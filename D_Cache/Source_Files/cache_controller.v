==> flow/design.v <==
`timescale 1ns/100ps
module cache_controller (
    input clock,
    input reset,
    input read,
    input write,
    input [7:0] address,
    input [7:0] writedata,
    input mem_BUSY,
    input [31:0] mem_readdata,
    output [7:0] readdata,
    output reg mem_read, mem_write,
    output reg BUSY,
    output reg [5:0] mem_address,
    output reg [31:0] mem_writedata
);
    reg cache_VALID [7:0];
    reg cache_DIRTY [7:0];
    reg [2:0] cache_TAG [7:0];
    reg [31:0] cache_DATA [7:0];
    integer i;
    wire VALID, DIRTY;
    wire [2:0] TAG;
    reg [31:0] DATA;
    wire compare;
    wire HIT;
    reg read_write_comb;
    parameter IDLE = 2'b00, MEM_READ = 2'b01, MEM_WRITE = 2'b10, CACHE_UPDATE = 2'b11;
    reg [1:0] state, next_state;
    always @ (read, write)
    begin
        if (read || write) begin
            read_write_comb = 1'b1;
        end else begin
            read_write_comb = 1'b0;
        end
    end
    always @ (posedge clock)
    begin
        if (HIT) begin
            BUSY <= 1'b0;
        end else begin
            BUSY <= read_write_comb;
        end
    end
    always @ (*)
    begin
        #1
        DATA = cache_DATA[address[4:2]];
    end
    assign #1 VALID = cache_VALID[address[4:2]];
    assign #1 DIRTY = cache_DIRTY[address[4:2]];
    assign #1 TAG = cache_TAG[address[4:2]];
    assign #0.9 compare = (TAG == address[7:5]) ? 1'b1 : 1'b0;
    assign HIT = compare && VALID;
    assign #1 readdata = ((address[1:0] == 2'b01) && read && HIT) ? DATA[15:8] :
                         ((address[1:0] == 2'b10) && read && HIT) ? DATA[23:16] :
                         ((address[1:0] == 2'b11) && read && HIT) ? DATA[31:24] : DATA[7:0];
    always @ (posedge clock)
    begin
        if (reset) begin
            for (i = 0; i < 8; i = i + 1) begin
                cache_VALID[i] = 1'd0;
                cache_DIRTY[i] = 1'd0;
                cache_TAG[i] = 3'dx;
                cache_DATA[i] = 32'dx;
            end
        end else begin
            if (HIT && write) begin
                #1;
                cache_DIRTY[address[4:2]] = 1'b1;
                if (address[1:0] == 2'b00) begin
                    cache_DATA[address[4:2]][7:0] = writedata;
                end else if (address[1:0] == 2'b01) begin
                    cache_DATA[address[4:2]][15:8] = writedata;
                end else if (address[1:0] == 2'b10) begin
                    cache_DATA[address[4:2]][23:16] = writedata;
                end else if (address[1:0] == 2'b11) begin
                    cache_DATA[address[4:2]][31:24] = writedata;
                end
            end else if (state == CACHE_UPDATE) begin
                #1
                cache_DATA[address[4:2]] = mem_readdata;
                cache_TAG[address[4:2]] = address[7:5];
                cache_VALID[address[4:2]] = 1'b1;
                cache_DIRTY[address[4:2]] = 1'b0;
            end
        end
    end
    always @(*)
    begin
        case (state)
            IDLE:
                if ((read || write) && !DIRTY && !HIT)
                    next_state = MEM_READ;
                else if ((read || write) && DIRTY && !HIT)
                    next_state = MEM_WRITE;
                else
                    next_state = IDLE;
            MEM_READ:
                if (mem_BUSY)
                    next_state = MEM_READ;
                else
                    next_state = CACHE_UPDATE;
            MEM_WRITE:
                if (mem_BUSY)
                    next_state = MEM_WRITE;
                else
                    next_state = MEM_READ;
            CACHE_UPDATE:
                next_state = IDLE;
        endcase
    end
    always @(state) begin
        case(state)
            IDLE:
            begin
                mem_read = 0;
                mem_write = 0;
                mem_address = 6'dx;
                mem_writedata = 32'dx;
            end
            MEM_READ:
            begin
                mem_read = 1;
                mem_write = 0;
                mem_address = {address[7:2]};
                mem_writedata = 32'dx;
            end
            MEM_WRITE:
            begin
                mem_read = 0;
                mem_write = 1;
                mem_address = {TAG, address[4:2]};
                mem_writedata = DATA;
            end
            CACHE_UPDATE:
            begin
                mem_read = 0;
                mem_write = 0;
                mem_address = 6'dx;
                mem_writedata = 32'dx;
            end
        endcase
    end
    always @(posedge clock or posedge reset) begin
        if (reset)
            state <= IDLE;
        else
            state <= next_state;
    end
endmodule
Reports on cache_controller. What the tools print for cache_controller, step after step. Lines are those of the file above, counted from 1. Library cell names are shortened. Not given: --

Top module: cache_controller. Clock: clock. Library: sky130hd. Timing corner: tt_025C_1v80.

Word-level counts. Yosys after proc, flatten, opt, wreduce and memory -nomap, before mapping. Memory bits, and registers merged into a memory's read port (data or address), are not among the register bits. Print and check cells are not counted. Equal cells are merged and count once. Yosys's memory passes give these memory sizes; they may raise the number of words (mostly to a power of two), join words into wider ones and drop unused or constant bits.

For add/sub/neg operators the number is 0. The figure for $mul is 0. Div/mod/pow operators: 0. Under $lt $le $gt $ge stands 0. Equal/unequal tests: 7. For shifts and indexed selects the number is 0. The figure for muxes and demuxes is 70. For bitwise logic cells the number is 5. The figure for reduce/logical cells is 19.

Operators by type and width (count): two-way mux 32 bit (22); two-way mux 8 bit (7); two-way mux 1 bit (27); two-way mux 3 bit (6); logical AND 1 bit (12); case mux 6 bit (select 2 bit) (1); == test 2 bit with constant B (4); case mux 2 bit (select 4 bit) (1); two-way mux 2 bit (4); OR reduction 3 bit (2); OR 1 bit (5); == test 2 x 1 -> 1 bit with constant B (2); logical NOT 2 bit (2); case mux 1 bit (select 2 bit) (2); == test 3 bit (1); logical NOT 1 bit (2); logical OR 1 bit (1).

The figure for register bits is 3. For bits in latches the number is 0. The entry for bits in writable memories reads 296. The figure for memory bits (read-only) is 0. Under memories stands 4. Under input bits stands 53. The entry for output and inout port bits reads 49. Word-level cells: 107.

Memories: cache_DATA (words 8, width 32, line 20) `reg [31:0] cache_DATA [7:0];`; cache_TAG (words 8, width 3, line 19) `reg [2:0] cache_TAG [7:0];`; cache_DIRTY (words 8, width 1, line 18) `reg cache_DIRTY [7:0];`; cache_VALID (words 8, width 1, line 17) `reg cache_VALID [7:0];`.

Depth. Yosys ltp: most cells in a row. Word level: on the elaborated netlist, between registers, memories and ports. Mapped: between sequential cells and ports; inverters and the memories' decode and read muxes count.

The figure for depth after elaboration is 8. Under ABC_AREA stands 0. Gate-level depth with buffers: 10. The entry for mapped depth without buffers reads 6.

Mapped cells and area. Source: synth_stat.txt of the flow (Yosys; design flattened, memories mapped). It holds for the ABC_AREA given above (unset counts as 0); a run with the other value may have another netlist.

Cells by type: edfxtp_1 (count 288, area in all 8.65E+03 µm²); mux2_2 (count 63, area in all 709.43 µm²); mux4_2 (count 24, area in all 540.518 µm²); mux2i_1 (count 39, area in all 390.374 µm²); a21oi_1 (count 56, area in all 280.269 µm²); a22o_1 (count 23, area in all 201.443 µm²); dfxtp_1 (count 9, area in all 180.173 µm²); a221oi_1 (count 20, area in all 175.168 µm²); nor2_1 (count 46, area in all 172.666 µm²); nand2_1 (count 37, area in all 138.883 µm²); a22oi_1 (count 12, area in all 90.086 µm²); clkbuf_1 (count 23, area in all 86.333 µm²); buf_2 (count 17, area in all 85.082 µm²); dfrtp_1 (count 3, area in all 75.072 µm²); o22ai_1 (count 12, area in all 75.072 µm²); and2_1 (count 11, area in all 68.816 µm²); buf_4 (count 8, area in all 60.058 µm²); mux2_4 (count 4, area in all 60.058 µm²).

Other cell types: 44; their cells: 109.

Standard cells after synthesis: 804. For chip area (Yosys) the number is 0.0127873 mm². The figure for sequential part of the area is 0.0089298 mm². Under flip-flop cells stands 301. For buffers the number is 52.

Worst setup path after synthesis. Path of least setup slack by OpenSTA after synthesis, without wires, with an ideal clock, recovery checks aside; 20% of the period is set as input and as output delay. Where synthesis merged equal registers, the netlist keeps one of their names.

Path kind: input-to-output. Start point: input address[2]. End point: output readdata[0]. The entry for period reads 3.73 ns. Under input delay stands 0.746 ns. External output delay: 0.746 ns. The entry for launch time at the first pin reads 0.746 ns. Data arrival time: 2.730 ns. For required time the number is 2.984 ns. For setup slack the number is 0.254 ns. Under path delay stands 1.984 ns. The entry for driving pins on the path reads 8. The figure for path buffers is 3. Synthesis period reached: 3.476 ns.

"path delay" = arrival - input delay + setup time. A path that ends at an output port has no setup time. "driving pins on the path" counts driving pins, that of a launching flip-flop among them; a cell with two outputs on the path counts twice. "synthesis period reached" is the clock period less the worst setup slack; recovery checks do not enter. This is arithmetic on one report: input and output delays are still those of the set period (20% each). The rows between start and end are the longest chain of elaborated cells between them; the timing report does not say that the signal goes this way. Where chains are equally long, one stands for them. A line is the first line of the expression or statement that the cell stems from. Yosys adds cells for indexed reads and writes and turns some case tables into memories. The chain passes a memory read, where the word-level depth is cut; so it can be longer than that depth.

Cells stage by stage: buf_4 > buf_4 > mux4_2 > a21oi_2 > nand4_1 > or2_1 > clkbuf_1 > a211oi_1. Under cells in the longest elaborated chain stands 8. Elaborated cells on any way between the ends: 12. The figure for RTL lines with such cells is 8. Classes of those cells: 1 x eq/ne; 4 x mux; 4 x reduce/logical; 3 x memory.

RTL lines, path after synthesis: from (decl) (line 7) `input [7:0] address,`; memory (8 x 3 bit) (line 19) `reg [2:0] cache_TAG [7:0];`; == test 3 bit (line 54) `assign #0.9 compare = (TAG == address[7:5]) ? 1'b1 : 1'b0;`; two-way mux 1 bit (line 54); logical AND 1 bit (line 55) `assign HIT = compare && VALID;`; logical AND 1 bit (line 58) `((address[1:0] == 2'b11) && read && HIT) ? DATA[31:24] : DATA[7:0];`; two-way mux 8 bit (line 58); two-way mux 8 bit (line 57) `((address[1:0] == 2'b10) && read && HIT) ? DATA[23:16] :`; two-way mux 8 bit (line 56) `assign #1 readdata = ((address[1:0] == 2'b01) && read && HIT) ? DATA[15:8] :`; to (decl) (line 11) `output [7:0] readdata,`.

Path in the finished layout. From the final timing report of flow run 1: the path of least setup slack in the routed layout; clock arrival at registers is part of the times.

Path kind: reg-to-output. Start point: memory cache_VALID[6]. End point: output readdata[5]. The entry for period reads 3.03 ns. External output delay: 0.61 ns. The entry for launch time at the first pin reads 0.58 ns. Data arrival time: 2.73 ns. For required time the number is 2.42 ns. For setup slack the number is -0.31 ns. The entry for driving pins on the path reads 10. The figure for path buffers is 3.

The rows between start and end are the longest chain of elaborated cells between them; the timing report does not say that the signal goes this way. Where chains are equally long, one stands for them. The chain passes a memory read, where the word-level depth is cut; so it can be longer than that depth.

Cells stage by stage: dfxtp_2 > mux2i_1 > mux4_2 > a21oi_4 > nand4_1 > buf_4 > nor3_4 > buf_6 > o22ai_1 > buf_2. Under cells in the longest elaborated chain stands 6. Elaborated cells on any way between the ends: 8. The figure for RTL lines with such cells is 5. Classes of those cells: 3 x mux; 4 x reduce/logical; 1 x memory.

RTL lines, path after layout: from (decl) (line 17) `reg cache_VALID [7:0];`; memory (8 x 1 bit) (line 17); logical AND 1 bit (line 55) `assign HIT = compare && VALID;`; logical AND 1 bit (line 58) `((address[1:0] == 2'b11) && read && HIT) ? DATA[31:24] : DATA[7:0];`; two-way mux 8 bit (line 58); two-way mux 8 bit (line 57) `((address[1:0] == 2'b10) && read && HIT) ? DATA[23:16] :`; two-way mux 8 bit (line 56) `assign #1 readdata = ((address[1:0] == 2'b01) && read && HIT) ? DATA[15:8] :`; to (decl) (line 11) `output [7:0] readdata,`.

Subject: flow runs of cache_controller

Hi,

Measured results for cache_controller: 2 stored runs of the Yosys and OpenROAD flow on sky130hd. The settings differ; the order carries no meaning. The constraints put input and output delay at 20% of the set period each and load the outputs with 0.01 pF. By "clock period reached" is meant the clock period of the run minus its worst setup slack. This is arithmetic on one report: input and output delays are still those of the set period (20% each). "worst setup path time" means the part of the period allowed to the worst setup path (the constraints hold back 20% at inputs and 20% at outputs) less its slack; where the path has registers, the arrival times of their clocks count too. By "total design power" is meant OpenSTA's value without simulated activity: inputs other than the clock are taken to toggle once in ten clock periods, and the tool carries that through the logic.

Flow run 1 has these settings: period_ns 3.03; CORE_UTILIZATION 40; PLACE_DENSITY 0.64; CORE_ASPECT_RATIO 1.35; CORE_MARGIN 8; CELL_PAD_IN_SITES_DETAIL_PLACEMENT 1; ABC_AREA 0; CTS_CLUSTER_DIAMETER 269; SLEW_MARGIN 20; MIN_ROUTING_LAYER met2; MAX_ROUTING_LAYER met4; CAP_MARGIN 20. The final setup TNS stands at -3.280 ns. The standard-cell area after layout comes to 0.0180536 mm². For the lowest setup slack the run shows -0.306 ns. The utilization after routing comes to 57.0%. The clock period reached reads 3.336 ns. The worst setup path time stands at 2.73 ns. Kind of the worst setup path: reg-to-output. The measured die footprint is 0.0380101 mm². For the total design power the run shows 10.223 mW. For the post-synthesis cell area the run shows 0.0127873 mm².

Flow run 2 has these settings: period_ns 4.73; CORE_UTILIZATION 59; SETUP_SLACK_MARGIN -0.26; PLACE_DENSITY_LB_ADDON 0.03; HOLD_SLACK_MARGIN 0.26; CORE_ASPECT_RATIO 1.34; CORE_MARGIN 4; CELL_PAD_IN_SITES_DETAIL_PLACEMENT 1; TNS_END_PERCENT 60; CTS_CLUSTER_SIZE 92; CAP_MARGIN 5; MIN_ROUTING_LAYER met1; SLEW_MARGIN 20. The final setup TNS stands at -0.294 ns. The standard-cell area after layout comes to 0.0154974 mm². For the lowest setup slack the run shows -0.124 ns. The utilization after routing comes to 72.4%. The clock period reached reads 4.854 ns. The worst setup path time stands at 2.96 ns. Kind of the worst setup path: input-to-output. The measured die footprint is 0.0241172 mm². For the total design power the run shows 5.978 mW. For the post-synthesis cell area the run shows 0.0127873 mm².

Regards
